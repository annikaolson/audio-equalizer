==> flow/design.v <==
module band_scale(POT, audio, scaled, rst_n, clk);
input rst_n, clk;
input [11:0]POT;
input signed [15:0]audio;
output [15:0]scaled;
logic [23:0]potSq;
logic signed [12:0]signedPot; 
logic signed [28:0]FIRscaled; 
logic flagPos, flagNeg, upperZero, upperOnes;
logic [23:0] potSq_q1;
assign potSq = POT*POT;
always_ff @(posedge clk, negedge rst_n) begin
  if (!rst_n)
    potSq_q1 <= '0;
  else
    potSq_q1 <= potSq;
end
assign signedPot = {1'b0, potSq_q1[23:12]};
assign FIRscaled = signedPot * audio;
assign upperZero = !(FIRscaled[27] && FIRscaled[26] && FIRscaled[25]);
assign upperOnes = FIRscaled[27] || FIRscaled[26] || FIRscaled[25];
assign flagNeg = (FIRscaled[28] && upperZero);
assign flagPos = (!FIRscaled[28] && upperOnes);
assign scaled = flagNeg ? 16'h8000 :
		flagPos ? 16'h7FFF : 
		FIRscaled[25:10];
endmodule
### From RTL to reports: band_scale

The steps from the RTL of band_scale to its reports follow in flow order.
Line numbers count from 1 in the design file above.
Cell names lack the library's common part.
The mark -- stands for no value.

| inputs | value |
|---|---|
| design top | band_scale |
| clock | clk |
| library | sky130hd |
| corner | tt_025C_1v80 |

### Word level

Yosys after proc, flatten, opt, wreduce and memory -nomap, before mapping. Enables and synchronous resets that opt folds into registers are not counted as muxes. Memory bits, and registers merged into a memory's read port (data or address), are not among the register bits. Print and check cells are not counted. Equal cells are merged and count once.

| cells by class | value |
|---|---|
| multipliers | 2 |
| mux-type cells | 2 |
| reductions and logical operators | 8 |

Operators by type and width:

| cell | number |
|---|---|
| 13-bit by 16-bit multiplier with 29-bit output | 1 |
| 12-bit by 12-bit multiplier with 24-bit output | 1 |
| 16-bit two-way mux | 2 |
| 1-bit logical AND | 4 |
| 1-bit logical OR | 2 |
| 1-bit zero test | 2 |

| bit counts | value |
|---|---|
| bits in registers | 24 |
| input port bits | 30 |
| output and inout port bits | 16 |
| word-level cells | 13 |

### Logic depth

Depth = most cells in a row (Yosys ltp): at word level without a register or memory, in the mapped netlist without a sequential cell, where the memories' decode and read muxes count.

| depth | value |
|---|---|
| depth after elaboration | 6 |
| ABC_AREA | 0 |
| mapped depth | 23 |
| mapped depth without buffers | 21 |

### Mapped cells and area

Yosys stat after the flow's synthesis: flattened, memories mapped to cells. It holds for the ABC_AREA given above (unset counts as 0); a run with the other value may have another netlist.

| synthesis totals | value |
|---|---|
| mapped cells | 1,223 |
| cell area after synthesis | 11,005.6 um^2 |
| sequential part of the area | 300.3 um^2 |
| flip-flop cells | 12 |
| buffer cells | 42 |

Cells by type:

| cell | number | area in all (um^2) |
|---|---|---|
| fa_1 | 254 | 5.08E+03 |
| ha_1 | 119 | 1.49E+03 |
| inv_1 | 338 | 1.27E+03 |
| and2_1 | 137 | 857.072 |
| nand2_1 | 132 | 495.475 |
| dfrtp_1 | 12 | 300.288 |
| xnor2_1 | 26 | 227.718 |
| clkbuf_1 | 40 | 150.144 |
| a21oi_1 | 26 | 130.125 |
| xor2_1 | 14 | 122.618 |
| a22oi_1 | 16 | 120.115 |
| nor2_1 | 25 | 93.84 |
| a21o_1 | 8 | 60.058 |
| a2111oi_4 | 2 | 55.053 |
| o21a_1 | 6 | 45.043 |
| o21ai_0 | 9 | 45.043 |
| nor2b_1 | 6 | 37.536 |
| o21ai_2 | 4 | 35.034 |

Other cell types: 29; their cells: 49.

### Worst setup path after synthesis

Source: OpenSTA report_checks on the synthesized netlist (no wires, ideal clock, input and output delay 20% of the period each), path of least setup slack; recovery checks are left aside. Register names are those of the netlist, which keeps one name where synthesis merged equal registers.

| timing path post-synthesis | value |
|---|---|
| path type | input -> output |
| start | input port audio[15] |
| end | output port scaled[10] |
| clock period | 9,250 ps |
| input delay | 1,850 ps |
| external output delay | 1,850 ps |
| launch time at the first pin | 1,850 ps |
| arrival | 7,340 ps |
| data required time | 7,400 ps |
| path slack | 60 ps |
| path delay | 5,490 ps |
| stages | 21 |
| path buffers | 3 |
| synthesis period reached | 9,190 ps |

"path delay" is the arrival time less input delay plus setup time.
A path that ends at an output port has no setup time.
"stages" counts driving pins, that of a launching flip-flop among them; a cell with two outputs on the path counts twice.
"synthesis period reached" = period - worst setup slack (recovery checks aside). The figure is calculated, with input and output delays left at 20% of the set period.
Between the ends stands the longest chain of elaborated cells between them, by number of cells; it is not shown to be the way that was timed. Of several equally long chains one is given.
A line is the first line of the expression or statement that the cell stems from. Yosys adds cells for indexed reads and writes and turns some case tables into memories.

| on the way, post-synthesis | value |
|---|---|
| cells stage by stage | clkbuf_1 > nand2_1 > fa_1 > fa_1 > inv_1 > fa_1 > fa_1 > inv_1 > fa_1 > inv_1 > ha_1 > clkbuf_1 > a2111oi_2 > o21ai_0 > nand4_1 > nand2_1 > nand3_1 > o211ai_2 > xnor2_1 > clkbuf_1 > a22oi_1 |
| cells in the longest elaborated chain | 6 |
| elaborated cells between the ends (all ways) | 11 |
| source lines of those cells | 7 |
| classes of those cells | 1 x mul; 2 x mux; 8 x reduce/logical |

RTL lines, path post-synthesis:

| element | line | RTL |
|---|---|---|
| start: declaration | 4 | `input signed [15:0]audio;` |
| 13-bit by 16-bit multiplier with 29-bit output | 19 | `assign FIRscaled = signedPot * audio;` |
| 1-bit logical OR x2 | 21 | `assign upperOnes = FIRscaled[27] \|\| FIRscaled[26] \|\| FIRscaled[25];` |
| 1-bit logical AND | 23 | `assign flagPos = (!FIRscaled[28] && upperOnes);` |
| 16-bit two-way mux | 25 | `flagPos ? 16'h7FFF :` |
| 16-bit two-way mux | 24 | `assign scaled = flagNeg ? 16'h8000 :` |
| end: declaration | 5 | `output [15:0]scaled;` |

Nets of the timed path that keep an RTL name, with a line that drives or declares them; the list need not be complete.

Named nets, post-synthesis:

| signal | line |
|---|---|
| scaled[15] | 24 |

### Timing after layout

From the final timing report of run 1: the path of least setup slack in the routed layout; clock arrival at registers is part of the times.
The path's times are printed in steps of 10 ps; the period is the one set.

| timing path post-layout | value |
|---|---|
| path type | input -> output |
| start | input port audio[12] |
| end | output port scaled[2] |
| clock period | 11,800 ps |
| input delay | 2,360 ps |
| external output delay | 2,360 ps |
| launch time at the first pin | 2,360 ps |
| arrival | 8,520 ps |
| data required time | 9,440 ps |
| path slack | 920 ps |
| stages | 23 |
| path buffers | 3 |

Between the ends stands the longest chain of elaborated cells between them, by number of cells; it is not shown to be the way that was timed. Of several equally long chains one is given.

| on the way, post-layout | value |
|---|---|
| cells stage by stage | dlygate4sd2_1 > and2_1 > fa_1 > inv_1 > fa_1 > inv_1 > fa_1 > fa_1 > inv_1 > fa_1 > inv_1 > ha_1 > nand2_1 > nor2_2 > nand3_2 > a2111oi_4 > o21ai_2 > and2_1 > nor4b_2 > o21ai_2 > buf_12 > a22oi_1 > clkdlybuf4s50_1 |
| cells in the longest elaborated chain | 6 |
| elaborated cells between the ends (all ways) | 11 |
| source lines of those cells | 7 |
| classes of those cells | 1 x mul; 2 x mux; 8 x reduce/logical |

RTL lines, path post-layout:

| element | line | RTL |
|---|---|---|
| start: declaration | 4 | `input signed [15:0]audio;` |
| 13-bit by 16-bit multiplier with 29-bit output | 19 | `assign FIRscaled = signedPot * audio;` |
| 1-bit logical OR x2 | 21 | `assign upperOnes = FIRscaled[27] \|\| FIRscaled[26] \|\| FIRscaled[25];` |
| 1-bit logical AND | 23 | `assign flagPos = (!FIRscaled[28] && upperOnes);` |
| 16-bit two-way mux | 25 | `flagPos ? 16'h7FFF :` |
| 16-bit two-way mux | 24 | `assign scaled = flagNeg ? 16'h8000 :` |
| end: declaration | 5 | `output [15:0]scaled;` |

FLOW RESULTS
============

band_scale through Yosys and OpenROAD on sky130hd: 2 stored runs, unordered, with their settings and measured results. The constraints put input and output delay at 20% of the set period each and load the outputs with 0.01 pF.
"achieved period": clock period set for the run, less the worst setup slack. It is reckoned from that one timing run; input and output delays stay at 20% of the period that was set.
By "time used up by the worst setup path" is meant the share of the clock period that the worst setup path is allowed (20% is reserved at inputs, 20% at outputs), minus its slack. Clock arrival times at its registers enter into it.
"time used up by the worst setup path" is known to 10 ps.

#### Run 1

| setting | value |
|---|---|
| period_ns | `11.8` |
| CORE_UTILIZATION | `24` |
| SETUP_SLACK_MARGIN | `0.76` |
| PLACE_DENSITY_LB_ADDON | `0.02` |
| CORE_MARGIN | `3` |
| CELL_PAD_IN_SITES_GLOBAL_PLACEMENT | `0` |
| GPL_TIMING_DRIVEN | `1` |
| CTS_CLUSTER_SIZE | `73` |
| MIN_ROUTING_LAYER | `met1` |
| MAX_ROUTING_LAYER | `met5` |
| CAP_MARGIN | `20` |
| SLEW_MARGIN | `20` |

| result | value |
|---|---|
| area of the synthesized netlist | 11,005.6 um^2 |
| die area | 48,461.6 um^2 |
| standard-cell area after layout | 12,309.3 um^2 |
| post-route utilization | 27.5 % |
| worst slack on setup checks | 920 ps |
| final setup TNS | 0 ps |
| achieved period | 10,880 ps |
| time used up by the worst setup path | 6,160 ps |
| type of the worst setup path | input -> output |

#### Run 2

| setting | value |
|---|---|
| period_ns | `7.8` |
| CORE_UTILIZATION | `47` |
| SETUP_SLACK_MARGIN | `0.41` |
| PLACE_DENSITY | `0.67` |
| HOLD_SLACK_MARGIN | `0.21` |
| CELL_PAD_IN_SITES_DETAIL_PLACEMENT | `0` |
| TNS_END_PERCENT | `70` |
| ABC_AREA | `0` |
| GPL_TIMING_DRIVEN | `0` |
| GPL_ROUTABILITY_DRIVEN | `0` |
| MIN_ROUTING_LAYER | `met1` |
| CAP_MARGIN | `20` |
| CORE_MARGIN | `2` |
| SLEW_MARGIN | `20` |

| result | value |
|---|---|
| area of the synthesized netlist | 11,005.6 um^2 |
| die area | 24,656.9 um^2 |
| standard-cell area after layout | 13,237.7 um^2 |
| post-route utilization | 57.9 % |
| worst slack on setup checks | -786 ps |
| final setup TNS | -11,555 ps |
| achieved period | 8,586 ps |
| time used up by the worst setup path | 5,470 ps |
| type of the worst setup path | input -> output |
