==> flow/design.v <==
module A2D_intf(clk, rst_n, strt_cnv, cnv_cmplt, chnnl, res, SS_n, SCLK, MOSI, MISO);
input clk, rst_n, strt_cnv;
input logic MISO;
output reg cnv_cmplt;
output reg SS_n, SCLK, MOSI;
input [2:0]chnnl;
output [11:0]res;
logic snd;
logic [15:0]cmd;
logic done;	 
logic [15:0]resp;	 
SPI_mnrch SPI_transaction(.clk(clk), .rst_n(rst_n), .MISO(MISO), .snd(snd), .cmd(cmd), .SS_n(SS_n), .SCLK(SCLK), .MOSI(MOSI), .done(done), .resp(resp));
assign cmd = {2'b00,chnnl,11'h000};
logic set_cnv_cmplt;
assign res = resp[11:0];
typedef enum reg [1:0] {IDLE, CHNNL_CNV, WAITCLK, DONE} state_t;
state_t state, nxt_state;
always_ff @(posedge clk, negedge rst_n) begin
  if (!rst_n)
    state <= IDLE;
  else
    state <= nxt_state;
end
always_comb begin
nxt_state = state;
snd = 1'b0;
set_cnv_cmplt = 1'b0;
  case(state)
    default : if (strt_cnv) begin
	    snd = 1'b1;
	    nxt_state = CHNNL_CNV;
	  end
    CHNNL_CNV : if (done) begin
	     nxt_state = WAITCLK;
	   end
    WAITCLK : begin
	     snd = 1'b1;
	     nxt_state = DONE;
           end
    DONE : if (done) begin
	    set_cnv_cmplt = 1'b1;
	    nxt_state = IDLE;
          end
  endcase
end
always_ff @(posedge clk, negedge rst_n) begin
  if (!rst_n)
    cnv_cmplt <= 1'b0;
  else if (strt_cnv)
    cnv_cmplt <= 1'b0;
  else if (set_cnv_cmplt)
    cnv_cmplt <= 1'b1;
end
endmodule
module SPI_mnrch(clk, rst_n, MISO, snd, cmd, SS_n, SCLK, MOSI, done, resp);
input clk, rst_n, snd, MISO;
input [15:0]cmd;
output reg done, SS_n, SCLK, MOSI;
output [15:0]resp;
logic [4:0]bit_cntr;
logic done16;
logic [4:0]SCLK_div;
logic [15:0]shft_reg;
logic init, ld_SCLK, shft, full, set_done;
always_ff @(posedge clk, negedge rst_n) begin
  if (!rst_n)
    bit_cntr <= 5'b00000;
  else if (init)
    bit_cntr <= 5'b00000;
  else if (shft)
    bit_cntr <= bit_cntr + 1;
end
assign done16 = bit_cntr[4];
always_ff @(posedge clk, negedge rst_n) begin
  if (!rst_n)
    SCLK_div <=  5'b00000;
  else if (ld_SCLK)
    SCLK_div <= 5'b10111;
  else
    SCLK_div <= SCLK_div + 1;
end
assign SCLK = SCLK_div[4];
assign full = &SCLK_div;
assign shft = SCLK_div == 5'b10001;
always_ff @(posedge clk, negedge rst_n) begin
  if (!rst_n)
    shft_reg <= 16'h0000;
  else if (init)
    shft_reg <= cmd;
  else if (shft)
    shft_reg <= {shft_reg[14:0], MISO};
end
assign MOSI = shft_reg[15]; 
assign resp = shft_reg;     
typedef enum reg [1:0] {IDLE, SHIFT, DONE} state_t;
state_t state, nxt_state;
always_ff @(posedge clk, negedge rst_n) begin
  if (!rst_n)
	state <= IDLE;
  else
	state <= nxt_state;
end
always_comb begin
  nxt_state = IDLE;
  init = 1'b0;
  ld_SCLK = 1'b1;
  set_done = 1'b0;
  case(state)
	IDLE : if (snd) begin
		  init = 1'b1;
	 	  ld_SCLK = 1'b0;
		  nxt_state = SHIFT;
		end
	SHIFT : if (done16) begin
		  nxt_state = DONE;
		end
		else begin
		  ld_SCLK = 1'b0;
		  nxt_state = SHIFT;
		end
	 DONE : if (full) begin
		  set_done = 1'b1;
		  nxt_state = IDLE;
		end
		else begin
		  nxt_state = DONE;
		  ld_SCLK = 1'b0;
			end
	default : begin
		  nxt_state = IDLE;
		  init = 0;
 		  ld_SCLK = 1;
 		  set_done = 0;
		end
  endcase
end
always_ff @(posedge clk, negedge rst_n) begin
  if (!rst_n) begin
	SS_n <= 1'b1;
	done <= 1'b0;
	end
  else if (set_done) begin
	SS_n <= 1'b1;
	done <= 1'b1;
  	end
  else if (init) begin
	SS_n <= 1'b0;
	done <= 1'b0;
	end
end
endmodule
module slide_intf(POT_LP, POT_B1, POT_B2, POT_B3, POT_HP, VOLUME, clk, rst_n, SS_n, SCLK, MOSI, MISO);
input clk, rst_n;
input logic MISO;
output logic SS_n, SCLK, MOSI;
output reg [11:0] POT_LP, POT_B1, POT_B2, POT_B3, POT_HP, VOLUME;
logic strt_cnv, cnv_cmplt;
logic [2:0] chnnl;
logic [11:0] res;
logic EN, jump;
A2D_intf A2D(.clk(clk), .rst_n(rst_n), .strt_cnv(strt_cnv), .chnnl(chnnl), .MISO(MISO), .cnv_cmplt(cnv_cmplt), .res(res), .SS_n(SS_n), .SCLK(SCLK), .MOSI(MOSI));
always_ff @(posedge clk, negedge rst_n) begin
  if (!rst_n) begin
    chnnl <= 3'b000;
  end
  else if (EN && jump) begin
    chnnl <= 3'b111;
  end
  else if (EN) begin
    chnnl <= chnnl + 1;
  end
end
assign jump = (chnnl == 3'b100);
typedef enum reg [1:0] {STRT_CNV, CNV_CMPLT} state_t;
state_t state, nxt_state;
always_ff @(posedge clk, negedge rst_n) begin
  if (!rst_n)
    state <= STRT_CNV;
  else
    state <= nxt_state;
end
always_comb begin
nxt_state = state;
EN = 1'b0;
strt_cnv = 1'b0;
  case (state)
    default : begin
      strt_cnv = 1'b1;
      nxt_state = CNV_CMPLT;
    end
    CNV_CMPLT : begin
      if (cnv_cmplt) begin
	EN = 1'b1;
	nxt_state = STRT_CNV;
      end
    end
  endcase
end
always_ff @(posedge clk, negedge rst_n) begin
  if (~rst_n)
    POT_LP <= 12'h800;
  else if (EN && (chnnl == 3'b001)) begin
    POT_LP <= res;
  end
end
always_ff @(posedge clk, negedge rst_n) begin
  if (~rst_n)
    POT_B1 <= 12'h800;
  else if (EN && (chnnl == 3'b000)) begin
    POT_B1 <= res;
  end
end
always_ff @(posedge clk, negedge rst_n) begin
  if (~rst_n)
    POT_B2 <= 12'h800;
  else if (EN && (chnnl == 3'b100)) begin
    POT_B2 <= res;
  end
end
always_ff @(posedge clk, negedge rst_n) begin
  if (~rst_n)
    POT_B3 <= 12'h800;
  else if (EN && (chnnl == 3'b010)) begin
    POT_B3 <= res;
  end
end
always_ff @(posedge clk, negedge rst_n) begin
  if (~rst_n)
    POT_HP <= 12'h800;
  else if (EN && (chnnl == 3'b011)) begin
    POT_HP <= res;
  end
end
always_ff @(posedge clk, negedge rst_n) begin
 if (~rst_n)
    VOLUME <= 12'h800;
  else if (EN && (chnnl == 3'b111)) begin
    VOLUME <= res;
  end
end
endmodule
# Step by step through the tools: slide_intf
# Tool output for the design above, in the order of the flow.
# Lines are those of the file above, counted from 1.
# Operators: Yosys type, input widths -> output width; for muxes data width and select width s.
# Library cell names are shortened.
# Not given: --
dict set report setup {
  design {slide_intf}
  clk_port {clk}
  cell_library {sky130hd}
  lib_corner {tt_025C_1v80}
}

# Elaborated design
# Counts by Yosys on the flattened word-level netlist (proc, flatten, opt, wreduce; memories kept). Register bits leave out memories and registers merged into their read ports (data or address). Print and check cells are left out.
dict set report word_totals {
  input_bits 3
  regBits 110
  output_inout_bits 75
  elab_cells 84
}
dict set report classes {
  reduce_logical 14
  add_sub_neg 3
  equal 17
  muxes 34
}
# op n
set op_table {}
lappend op_table {{$mux 16} 2}
lappend op_table {{$mux 1} 16}
lappend op_table {{$mux 5} 3}
lappend op_table {{$mux 2} 7}
lappend op_table {{$pmux 2 s3} 2}
lappend op_table {{$add 5x1->5 const B} 2}
lappend op_table {{$logic_and 1x1->1} 6}
lappend op_table {{$eq 2x1->1 const B} 3}
lappend op_table {{$eq 2x2->1 const B} 3}
lappend op_table {{$reduce_bool 2->1} 3}
lappend op_table {{$eq 3x2->1 const B} 2}
lappend op_table {{$eq 3x3->1 const B} 2}
lappend op_table {{$mux 3} 2}
lappend op_table {{$eq 5x5->1 const B} 1}
lappend op_table {{$reduce_and 5->1} 1}
lappend op_table {{$ne 2x1->1 const B} 2}
lappend op_table {{$ne 2x2->1 const B} 2}
lappend op_table {{$ne 4x1->1 const B} 1}
lappend op_table {{$add 3x1->3 const B} 1}
lappend op_table {{$eq 3x1->1 const B} 1}
lappend op_table {{$logic_not 3->1} 1}
lappend op_table {{$reduce_and 3->1} 1}
lappend op_table {{$pmux 1 s3} 1}
lappend op_table {{$logic_not 2->1} 1}
lappend op_table {{$reduce_or 2->1} 1}
lappend op_table {{$pmux 1 s2} 1}

# Longest topological paths
# Depth = most cells in a row (Yosys ltp): at word level without a register or memory, in the mapped netlist without a sequential cell, where the memories' decode and read muxes count.
dict set report logic_depth {
  depth_word 7
  abc_area 0
  depth_mapped 7
  depth_no_buf 6
}

# Netlist
# The flow's flattened synthesis, as Yosys stat reports it; memories are mapped. The netlist is that of the ABC_AREA named above (0 if unset); the other value can give another one.
# Totals and module areas in this step are rounded.
# type n area_total_um2
set by_type {}
lappend by_type {dfrtp_1 103 2.58E+03}
lappend by_type {mux2_2 54 608.083}
lappend by_type {dfstp_2 10 262.752}
lappend by_type {mux2_4 17 255.245}
lappend by_type {ha_1 10 125.12}
lappend by_type {nand2_1 32 120.115}
lappend by_type {a21oi_1 18 90.086}
lappend by_type {mux2i_1 6 60.058}
lappend by_type {buf_2 9 45.043}
lappend by_type {buf_6 4 45.043}
lappend by_type {inv_1 12 45.043}
lappend by_type {nand3_1 8 40.038}
lappend by_type {nand3_4 2 35.034}
lappend by_type {xnor2_1 4 35.034}
lappend by_type {o21ai_0 6 30.029}
lappend by_type {buf_12 1 20.019}
lappend by_type {or3_1 3 18.768}
lappend by_type {a22o_1 2 17.517}
# Not listed: further types 15, cells in them 22.
dict set report synth_totals {
  mapped_area_um2 4600
  n_buf 14
  mapped_cells 323
  ff_cells 113
  seq_area_um2 2800
}
# By module: a second synthesis without flattening, with its own total; a netlist apart from the flattened one above.
dict set report unflattened {
  hier_cells 337
  area_unflattened_um2 4800
}
# Each row is one instance without its submodules.
# mod area_um2 seq_area_um2 n_cells n_inst
set modules {}
lappend modules {slide_intf 3200 1900 181 1}
lappend modules {SPI_mnrch 1400 780 137 1}
lappend modules {A2D_intf 190 130 19 1}

# Path before layout
# Source: OpenSTA report_checks on the synthesized netlist (no wires, ideal clock, input and output delay 20% of the period each), path of least setup slack; recovery checks are left aside. Register names are those of the netlist, which keeps one name where synthesis merged equal registers.
dict set report synth_timing {
  path_type {flip-flop to flip-flop}
  from {register chnnl[0]}
  to {register POT_B1[10]}
  path_delay_ns 1.492
  path_stages 6
  required_ns 1.635
  n_path_buf 1
  t_first_pin_ns 0.000
  setup_time_ns 0.125
  period_ns 1.76
  path_slack_ns 0.268
  t_arrival_ns 1.367
  synth_period_reached_ns 1.492
}
# "path_delay_ns" is the arrival time less input delay plus setup time.
# "path_stages" counts driving pins, that of a launching flip-flop among them; a cell with two outputs on the path counts twice.
# "synth_period_reached_ns" = period - worst setup slack (recovery checks aside). The figure is calculated, with input and output delays left at 20% of the set period.
# The rows between start and end are the longest chain of elaborated cells between them; the timing report does not say that the signal goes this way. Where chains are equally long, one stands for them.
# Each line given opens the expression or statement behind the cell; cells for indexed reads and writes are added by Yosys, which also makes memories of some case tables.
# At most two assigning lines are given for a register; there are more.
dict set report synth_via {
  cell_sequence {dfrtp_1 -> inv_1 -> ha_1 -> nand3_1 -> buf_2 -> mux2_2}
  elab_chain_len 2
  cone_cells 2
  lines_between 1
  cone_classes {reduce/logical: 2}
}
# item line_no
set synth_lines {}
lappend synth_lines {{from (decl)} 158} ;# logic [2:0] chnnl;
lappend synth_lines {{from (assign)} 164} ;# chnnl <= 3'b000;
lappend synth_lines {{from (assign)} 170} ;# chnnl <= chnnl + 1;
lappend synth_lines {{$logic_not 3->1} 209} ;# else if (EN && (chnnl == 3'b000)) begin
lappend synth_lines {{$logic_and 1x1->1} 209}
lappend synth_lines {{to (assign)} 208} ;# POT_B1 <= 12'h800;
lappend synth_lines {{to (assign)} 210} ;# POT_B1 <= res;
lappend synth_lines {{to (decl)} 156} ;# output reg [11:0] POT_LP, POT_B1, POT_B2, POT_B3, POT_HP, VOLUME;

# Worst path after layout
# Path of least setup slack in the final report of flow run 2 (OpenROAD, finished layout, wires in). Where an end is a register, its clock arrival counts in the times.
dict set report layout_timing {
  path_type {flip-flop to output port}
  from {register POT_B1[11]}
  to {output POT_B1[11]}
  period_ns 2.47
  t_first_pin_ns 0.41
  required_ns 1.98
  path_stages 2
  t_arrival_ns 1.49
  output_delay_ns 0.49
  path_slack_ns 0.49
  n_path_buf 1
}
dict set report layout_via {
  cell_sequence {dfstp_2 -> clkdlybuf4s50_1}
  elab_chain_len 0
  cone_cells 0
  lines_between 0
}
# item line_no
set layout_lines {}
lappend layout_lines {{from (decl)} 156} ;# output reg [11:0] POT_LP, POT_B1, POT_B2, POT_B3, POT_HP, VOLUME;
lappend layout_lines {{from (assign)} 208} ;# POT_B1 <= 12'h800;
lappend layout_lines {{from (assign)} 210} ;# POT_B1 <= res;
lappend layout_lines {{to (decl)} 156}

; Design slide_intf on sky130hd. What follows are 2 stored runs of the flow, each under its own settings; their order means nothing. The constraints put input and output delay at 20% of the set period each and load the outputs with 0.01 pF.
; "clock_period_reached_ns" is the run's clock period less its worst setup slack. It is reckoned from that one timing run; input and output delays stay at 20% of the period that was set.
; "critical_path_time_ns" is the time allowed to the run's worst setup path (the clock period less input and output delay, where it has them) less its slack. Clock arrival times count: a late capture clock shortens it, a late launch clock lengthens it.
; "total_power_mw": no workload was simulated; the value follows from the tool's default switching activity.
; The results are shown rounded.

[flow run 1: settings]
period_ns = 2.44
CORE_UTILIZATION = 64
PLACE_DENSITY_LB_ADDON = 0.08
HOLD_SLACK_MARGIN = -0.02
CELL_PAD_IN_SITES_GLOBAL_PLACEMENT = 2
CELL_PAD_IN_SITES_DETAIL_PLACEMENT = 2
GPL_TIMING_DRIVEN = 0
MAX_ROUTING_LAYER = met4
CAP_MARGIN = 20
CORE_MARGIN = 2
SLEW_MARGIN = 20
[flow run 1: results]
outcome = no final report: placement broke off with FLW-0024

[flow run 2: settings]
period_ns = 2.47
CAP_MARGIN = 20
CORE_MARGIN = 2
CORE_UTILIZATION = 40
SLEW_MARGIN = 20
[flow run 2: results]
final_setup_tns_ns = 0.000
cell_area_final_um2 = 6100
design_die_area_um2 = 12000
clock_period_reached_ns = 1.984
worstSetupSlack_ns = 0.49
post_synth_area_um2 = 4600
critical_path_time_ns = 1.49
critical_path_type = flip-flop to output port
total_power_mw = 4.5
finish.utilization_pct = 54
